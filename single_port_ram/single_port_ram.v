==> flow/design.v <==
`timescale 1ns / 1ps
module single_port_ram(clk,en,wr,address,in,out);
	 input clk,en,wr;
	 input [3:0]address;
	 input [7:0]in;
    output reg [7:0]out;
	 reg [7:0]memory[0:3];
	 always @ (posedge clk)
	 begin
	 case(en)
	 0: out<= 8'd0;
	 1: case(wr)
	     1:  memory[address]<= in;
		  0:  out<= memory[address];
		  endcase
		  endcase
	 end
endmodule
== From RTL to reports: single_port_ram ==
The steps from the RTL of single_port_ram to its reports follow in flow order.
Lines are those of the file above, counted from 1.
Operators: Yosys type, input widths -> output width; for muxes data width and select width s.
A cell with n/a has no value.
Design
  top: single_port_ram
  clock: clk
  library: sky130hd
  corner: tt_025C_1v80

== Word level ==
Source: Yosys, flattened and elaborated, memories not mapped. Widths are those after wreduce. Registers that Yosys merges into a memory's read port (data or address) are not register bits. Print and check cells do not count. Equal cells are merged and count once.
Memory sizes are those after Yosys's memory passes, which may raise the word count (mostly to a power of two), join words into wider ones and drop unused or constant bits.
Word-level totals
  input bits: 15
  memories: 1
  register bits after elaboration: 8
  output and inout bits: 8
  bits in writable memories: 32
  cells after elaboration: 13
Cells by class
  bitwise operators: 2
  equality and inequality tests: 1
  multiplexer cells: 8
Memories
  memory: depth 4, width 8, rd ports 1, wr ports 1, RTL line 7  | reg [7:0]memory[0:3];
Operator list (count)
  $pmux 8 s2: 3
  $mux 8: 3
  $mux 2: 2
  $not 1->1: 2
  $ne 2x2->1 const B: 1

== Logic depth ==
Depth = most cells in a row (Yosys ltp): at word level without a register or memory, in the mapped netlist without a sequential cell, where the memories' decode and read muxes count.
Depth
  word-level depth: 3
  ABC_AREA: 0
  gate-level depth with buffers: 4
  gate-level depth less buffers: 2

== After synthesis ==
The flow's flattened synthesis, as Yosys stat reports it; memories are mapped. The netlist is that of the ABC_AREA named above (0 if unset); the other value can give another one.
The area totals of this step are shown rounded.
Mapped netlist
  chip area (Yosys): 1500 um^2
  buffer cells: 3
  sequential area: 1200 um^2
  mapped cells: 76
  flip-flop cells: 40
Cells by type
  sky130_fd_sc_hd__edfxtp_1: count 40, total area 1.2E+03 um^2
  sky130_fd_sc_hd__mux2i_1: count 16, total area 160.154 um^2
  sky130_fd_sc_hd__o22ai_1: count 8, total area 50.048 um^2
  sky130_fd_sc_hd__buf_12: count 1, total area 20.019 um^2
  sky130_fd_sc_hd__buf_6: count 1, total area 11.261 um^2
  sky130_fd_sc_hd__nor3_1: count 2, total area 10.01 um^2
  sky130_fd_sc_hd__nand2_1: count 2, total area 7.507 um^2
  sky130_fd_sc_hd__nor2_1: count 2, total area 7.507 um^2
  sky130_fd_sc_hd__nand2b_1: count 1, total area 6.256 um^2
  sky130_fd_sc_hd__buf_2: count 1, total area 5.005 um^2
  sky130_fd_sc_hd__nand3_1: count 1, total area 5.005 um^2
  sky130_fd_sc_hd__inv_1: count 1, total area 3.754 um^2

== Timing after synthesis ==
Path of least setup slack by OpenSTA after synthesis, without wires, with an ideal clock, recovery checks aside; 20% of the period is set as input and as output delay. Where synthesis merged equal registers, the netlist keeps one of their names.
Timing path post-synthesis
  path type: input -> register
  from: input address[0]
  to: memory memory[1][0]
  stages on the path: 4
  setup slack: 0.439 ns
  buffers on the path: 2
  clock period: 2.23 ns
  setup time: 0.383 ns
  data arrival time: 1.407 ns
  input delay: 0.446 ns
  data required time: 1.847 ns
  delay of the path: 1.344 ns
  synthesis period reached: 1.791 ns
"delay of the path" is the arrival time less input delay plus setup time.
"stages on the path": output pins that drive a net of the path, with the launching flip-flop's if there is one; two outputs of one cell count as two.
"synthesis period reached" is the clock period less the worst setup slack; recovery checks do not enter. This is arithmetic on one report: input and output delays are still those of the set period (20% each).
The rows between start and end are the longest chain of elaborated cells between them; the timing report does not say that the signal goes this way. Where chains are equally long, one stands for them.
A line is the first line of the expression or statement that the cell stems from. Yosys adds cells for indexed reads and writes and turns some case tables into memories.
On the way, post-synthesis
  path through: sky130_fd_sc_hd__buf_6 sky130_fd_sc_hd__buf_12 sky130_fd_sc_hd__inv_1 sky130_fd_sc_hd__nor3_1
  cells in the longest elaborated chain: 2
RTL lines, path post-synthesis
  from (decl): RTL line 4  | input [3:0]address;
  $mux 2: RTL line 12  | 1: case(wr)
  $mux 2: RTL line 10  | case(en)
  to (decl): RTL line 7  | reg [7:0]memory[0:3];

== Path in the finished layout ==
From the final timing report of record 1: the path of least setup slack in the routed layout; clock arrival at registers is part of the times.
Timing path post-layout
  path type: register -> output
  from: register out[5]
  to: output out[5]
  data required time: 0.75 ns
  setup slack: -0.05 ns
  data arrival time: 0.81 ns
  clock period: 0.941 ns
  output delay: 0.19 ns
  buffers on the path: 1
  stages on the path: 2
On the way, post-layout
  path through: sky130_fd_sc_hd__edfxtp_1 sky130_fd_sc_hd__buf_2
  cells in the longest elaborated chain: 0
RTL lines, path post-layout
  from (decl): RTL line 6  | output reg [7:0]out;
  from (assign): RTL line 11  | 0: out<= 8'd0;
  from (assign): RTL line 14  | 0: out<= memory[address];
  to (decl): RTL line 6

Hand-over note for single_port_ram

single_port_ram through Yosys and OpenROAD on sky130hd: 2 stored runs, unordered, with their settings and measured results. The constraints put input and output delay at 20% of the set period each and load the outputs with 0.01 pF.
"achieved clock period" = clock period - worst setup slack. The figure is calculated, with input and output delays left at 20% of the set period.
By "worst setup path time" is meant the share of the clock period that the worst setup path is allowed (20% is reserved at inputs, 20% at outputs), minus its slack. Clock arrival times at its registers enter into it.
By "power" is meant OpenSTA's value without simulated activity: inputs other than the clock are taken to toggle once in ten clock periods, and the tool carries that through the logic.
Measured values are rounded.
[record 1] settings: period_ns=0.941, CORE_UTILIZATION=16, SETUP_SLACK_MARGIN=0.25, PLACE_DENSITY_LB_ADDON=0.03, CORE_MARGIN=7, GPL_TIMING_DRIVEN=1, MIN_ROUTING_LAYER=met1, CAP_MARGIN=20, SLEW_MARGIN=20
[record 1] result: chip area after synthesis (Yosys) 1500 um^2, die area 12000 um^2, standard-cell area of the final layout 2200 um^2, utilization 0.25, worst setup slack after layout -0.054 ns, total negative slack -0.32 ns, worst hold slack 0.38 ns, power 3600 uW, achieved clock period 0.995 ns, worst setup path time 0.81 ns, worst setup path kind register -> output
[record 2] settings: period_ns=1.87, CAP_MARGIN=20, CORE_MARGIN=2, CORE_UTILIZATION=40, SLEW_MARGIN=20
[record 2] result: chip area after synthesis (Yosys) 1500 um^2, die area 4200 um^2, standard-cell area of the final layout 1900 um^2, utilization 0.52, worst setup slack after layout 0.33 ns, total negative slack 0.000 ns, worst hold slack 0.63 ns, power 1700 uW, achieved clock period 1.537 ns, worst setup path time 1.16 ns, worst setup path kind register -> output

End of note.
